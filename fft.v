==> flow/design.v <==
`timescale 1 ns/1 ns
module dit_fft(clk,sel,yr,yi);
input clk;
input [2:0] sel;
output reg [11:0] yr,yi;
wire [11:0] y0r,y1r,y2r,y3r,y4r,y5r,y6r,y7r,y0i,y1i,y2i,y3i,y4i,y5i,y6i,y7i;
wire [11:0] in20r,in20i,in21r,in21i,in22r,in22i,in23r,in23i,in24r,in24i,in25r,in25i,in26r,in26i,in27r,in27i;
wire [11:0] in10r,in10i,in11r,in11i,in12r,in12i,in13r,in13i,in14r,in14i,in15r,in15i,in16r,in16i,in17r,in17i;
wire [11:0] in0_r,in1_r,in2_r,in3_r,in4_r,in5_r,in6_r,in7_r,in0_i,in1_i,in2_i,in3_i,in4_i,in5_i,in6_i,in7_i;
parameter w0r=9'b1;
parameter w0i=9'b0;
parameter w1r=9'b010110101;                                        
parameter w1i=9'b101001011;                                        
parameter w2r=9'b0;
parameter w2i=9'b111111111;                                       
parameter w3r=9'b101001011;                                   
parameter w3i=9'b101001011;                                        
assign in0_r=12'b000001000000;                                                   
assign in1_r=12'b000000110000;                                                   
assign in2_r=12'b000001100000;                                                   
assign in3_r=12'b000010000000;                                                   
assign in4_r=12'b000000010000;                                                   
assign in5_r=12'b000000100000;                                                   
assign in6_r=12'b000001010000;                                                   
assign in7_r=12'b000000110000;                                                   
assign in0_i=12'b0;                                                   
assign in1_i=12'b0;                                                   
assign in2_i=12'b0;                                                   
assign in3_i=12'b0;                                                   
assign in4_i=12'b0;                                                   
assign in5_i=12'b0;                                                   
assign in6_i=12'b0;                                                   
assign in7_i=12'b0; 
bfly_1 s11(in0_r,in0_i,in4_r,in4_i,w0r,w0i,in10r,in10i,in11r,in11i);              
bfly_1 s12(in2_r,in2_i,in6_r,in6_i,w0r,w0i,in12r,in12i,in13r,in13i);              
bfly_1 s13(in1_r,in1_i,in5_r,in5_i,w0r,w0i,in14r,in14i,in15r,in15i);              
bfly_1 s14(in3_r,in3_i,in7_r,in7_i,w0r,w0i,in16r,in16i,in17r,in17i);              
bfly_1 s21(in10r,in10i,in12r,in12i,w0r,w0i,in20r,in20i,in22r,in22i);
bfly_1 s22(in11r,in11i,in13r,in13i,w2r,w2i,in21r,in21i,in23r,in23i);
bfly_1 s23(in14r,in14i,in16r,in16i,w0r,w0i,in24r,in24i,in26r,in26i);
bfly_1 s24(in15r,in15i,in17r,in17i,w2r,w2i,in25r,in25i,in27r,in27i);
bfly_1 s31(in20r,in20i,in24r,in24i,w0r,w0i,y0r,y0i,y4r,y4i);
bfly_2 s32(in21r,in21i,in25r,in25i,w1r,w1i,y1r,y1i,y5r,y5i);
bfly_1 s33(in22r,in22i,in26r,in26i,w2r,w2i,y2r,y2i,y6r,y6i);
bfly_2 s34(in23r,in23i,in27r,in27i,w3r,w3i,y3r,y3i,y7r,y7i);
always@(posedge clk)
case(sel)
0:begin yr=y0r; yi=y0i; end
1:begin yr=y1r; yi=y1i; end
2:begin yr=y2r; yi=y2i; end
3:begin yr=y3r; yi=y3i; end
4:begin yr=y4r; yi=y4i; end
5:begin yr=y5r; yi=y5i; end
6:begin yr=y6r; yi=y6i; end
7:begin yr=y7r; yi=y7i; end
endcase
endmodule
module bfly_2(inr,ini,yr,yi,wr,wi,in0r,in0i,in1r,in1i);
input signed [11:0]inr,ini,yr,yi;
input signed [8:0]wr,wi;
output [11:0]in0r,in0i,in1r,in1i;
wire [20:0]p1,p2,p3,p4;
assign p1=wr*yr;
assign p2=wi*yi;
assign p3=wr*yi;
assign p4=wi*yr;
assign in0r=inr+p1[19:8]-p2[19:8];
assign in0i=ini+p3[19:8]+p4[19:8];
assign in1r=inr-p1[19:8]+p2[19:8];
assign in1i=ini-p3[19:8]-p4[19:8];
endmodule
module bfly_1(inr,ini,yr,yi,wr,wi,in0r,in0i,in1r,in1i);
input signed [11:0]inr,ini,yr,yi;
input signed [8:0]wr,wi;
output [11:0]in0r,in0i,in1r,in1i;
wire [20:0]p1,p2,p3,p4;
assign p1=wr*yr;
assign p2=wi*yi;
assign p3=wr*yi;
assign p4=wi*yr;
assign in0r=inr+p1[11:0]-p2[11:0];
assign in0i=ini+p3[11:0]+p4[11:0];
assign in1r=inr-p1[11:0]+p2[11:0];
assign in1i=ini-p3[11:0]-p4[11:0];
endmodule
* Tool chain data of dit_fft
Tool output for the design above, in the order of the flow. Line numbers count from 1 in the design file above. Operators carry their Yosys type and port widths (W data, S select, Z words). A cell with -- has no value.
Set-up: top module dit_fft, clock input clk, cell library sky130hd, library corner tt_025C_1v80

* Word-level counts
Source: Yosys, flattened and elaborated, memories not mapped. Widths are those after wreduce; folded enables and synchronous resets count as part of the registers. Registers that Yosys merges into a memory's read port (data or address) are not register bits. Print and check cells do not count. Equal cells are merged and count once.
Operators by class: equality and inequality tests 7, muxes and demuxes 2, reduce/logical cells 5
Operator list (number):
- $pmux W12 S7 | 1
- $pmux W12 S5 | 1
- $eq A3 B3 Y1 const B | 4
- $reduce_or A2 Y1 | 4
- $eq A3 B2 Y1 const B | 2
- $eq A3 B1 Y1 const B | 1
- $logic_not A3 Y1 | 1
Word-level totals: register bits 24, output and inout bits 24, word-level cells 16

* Depth
Longest topological path by Yosys (ltp), each cell counted once; first at word level (registers and memories cut), then after technology mapping (sequential cells cut; the memories' decode and read muxes count).
Depth: word-level depth 3, ABC_AREA 1, mapped depth 4

* After synthesis
The flow's flattened synthesis, as Yosys stat reports it; memories are mapped. The netlist is that of the ABC_AREA named above (0 if unset); the other value can give another one. Totals and module areas in this step are rounded.
Cells by type (number):
- sky130_fd_sc_hd__dfxtp_1 | 11
- sky130_fd_sc_hd__buf_4 | 13
- sky130_fd_sc_hd__nand3_1 | 4
- sky130_fd_sc_hd__a21oi_1 | 3
- sky130_fd_sc_hd__nand2_1 | 4
- sky130_fd_sc_hd__buf_6 | 1
- sky130_fd_sc_hd__xor2_1 | 1
- sky130_fd_sc_hd__clkbuf_1 | 2
- sky130_fd_sc_hd__inv_1 | 2
- sky130_fd_sc_hd__inv_2 | 2
- sky130_fd_sc_hd__nand2_2 | 1
- sky130_fd_sc_hd__nor2_1 | 1
Mapped netlist: mapped cells 45, chip area (Yosys) 420.4 µm², area of sequential cells 220.2 µm², mapped flip-flops 11

* Worst setup path after synthesis
Source: OpenSTA report_checks on the synthesized netlist (no wires, ideal clock, input and output delay 20% of the period each), path of least setup slack; recovery checks are left aside. Register names are those of the netlist, which keeps one name where synthesis merged equal registers.
Timing path post-synthesis: path kind reg2out, start register (name not given), end output yi[10], period 944 ps, output delay 189 ps, arrival 552 ps, required time 755 ps, path slack 203 ps, path delay 552 ps, stages 2, period reached after synthesis 741 ps
"path delay" = arrival - input delay + setup time. At an output port there is no setup time. "stages": output pins that drive a net of the path, with the launching flip-flop's if there is one; two outputs of one cell count as two. "period reached after synthesis" = period - worst setup slack (recovery checks aside). The figure is calculated, with input and output delays left at 20% of the set period.
On the way, post-synthesis: path through sky130_fd_sc_hd__dfxtp_1 -> sky130_fd_sc_hd__buf_4
RTL lines, path post-synthesis:
- to (decl) | RTL line 5 | output reg [11:0] yr,yi;
Chain of elaborated cells between the ends: none given.

* Timing after layout
From the final timing report of flow run 1: the path of least setup slack in the routed layout; clock arrival at registers is part of the times. The report prints the path's times to 10 ps; the period is as set.
Timing path post-layout: path kind reg2out, start register (name not given), end output yr[11], period 1210 ps, output delay 240 ps, arrival 900 ps, required time 970 ps, path slack 60 ps, stages 2
On the way, post-layout: path through sky130_fd_sc_hd__dfxtp_1 -> sky130_fd_sc_hd__dlygate4sd2_1
RTL lines, path post-layout:
- to (decl) | RTL line 5 | output reg [11:0] yr,yi;
Chain of elaborated cells between the ends: none given.

Ticket comment

Module dit_fft, platform sky130hd: 2 stored runs of the flow (Yosys, OpenROAD) with differing settings, in no particular order. Input and output delays are each 20% of the period that was set; the output load is 0.01 pF.
"period reached" means the clock period less the worst setup slack. The figure is calculated, with input and output delays left at 20% of the set period.
"allowed time less slack (worst setup path)" = time allowed to the worst setup path (clock period - input delay - output delay, where it has them) - its slack; a late launch clock adds to it, a late capture clock takes from it.
"total power of the final layout" rests on the timing tool's default activity at the inputs, not on a simulated workload.
"allowed time less slack (worst setup path)" is given in steps of 10 ps.
The measured numbers are rounded.

[flow run 1] flow files
==> flow/run.sh <==
#!/bin/bash
# the make line also repeats the synthesis and layout settings of config.mk as NAME=value (left out here)
make -C /OpenROAD-flow-scripts/flow DESIGN_CONFIG=/design/flow/config.mk WORK_HOME=/design/flow/orfs CLKGATE_MAP_FILE= finish
==> flow/config.mk <==
export PLATFORM = sky130hd
export DESIGN_NAME = dit_fft
export DESIGN_NICKNAME = dit_fft
export VERILOG_FILES = /design/flow/design.v
export SDC_FILE = /design/flow/constraint.sdc
export NUM_CORES = 4
export LEC_CHECK = 0
export ABC_AREA = 1
export CAP_MARGIN = 30
export CELL_PAD_IN_SITES_DETAIL_PLACEMENT = 0
export CORE_MARGIN = 2
export CORE_UTILIZATION = 34
export CTS_CLUSTER_SIZE = 95
export HOLD_SLACK_MARGIN = -0.03
export PLACE_DENSITY = 0.95
export SLEW_MARGIN = 20
export TNS_END_PERCENT = 65
==> flow/constraint.sdc <==
create_clock -name core_clock -period 1.21 [get_ports {clk}]
set_input_delay 0.2420 -clock core_clock [delete_from_list [all_inputs] [get_ports {clk}]]
set_output_delay 0.2420 -clock core_clock [all_outputs]
set_load 0.01 [all_outputs]

[flow run 1] result: synthesized cell area 420.4 µm²; die footprint 1,534 µm²; standard-cell area of the final layout 589.3 µm²; utilization of the finished layout 0.523; worst setup slack after layout 64 ps; total negative slack 0 ps; final worst hold slack 690 ps; total power of the final layout 0.7728 mW; period reached 1,146 ps; allowed time less slack (worst setup path) 900 ps; worst setup path kind reg2out

[flow run 2] flow files
==> flow/run.sh <==
#!/bin/bash
# the make line also repeats the synthesis and layout settings of config.mk as NAME=value (left out here)
make -C /OpenROAD-flow-scripts/flow DESIGN_CONFIG=/design/flow/config.mk WORK_HOME=/design/flow/orfs CLKGATE_MAP_FILE= finish
==> flow/config.mk <==
export PLATFORM = sky130hd
export DESIGN_NAME = dit_fft
export DESIGN_NICKNAME = dit_fft
export VERILOG_FILES = /design/flow/design.v
export SDC_FILE = /design/flow/constraint.sdc
export NUM_CORES = 4
export LEC_CHECK = 0
export CAP_MARGIN = 20
export CORE_MARGIN = 2
export CORE_UTILIZATION = 40
export SLEW_MARGIN = 20
==> flow/constraint.sdc <==
create_clock -name core_clock -period 0.971 [get_ports {clk}]
set_input_delay 0.1942 -clock core_clock [delete_from_list [all_inputs] [get_ports {clk}]]
set_output_delay 0.1942 -clock core_clock [all_outputs]
set_load 0.01 [all_outputs]

[flow run 2] result: synthesized cell area 404.1 µm²; die footprint 1,281 µm²; standard-cell area of the final layout 521.8 µm²; utilization of the finished layout 0.557; worst setup slack after layout 33 ps; total negative slack 0 ps; final worst hold slack 579 ps; total power of the final layout 0.9013 mW; period reached 938 ps; allowed time less slack (worst setup path) 740 ps; worst setup path kind reg2out
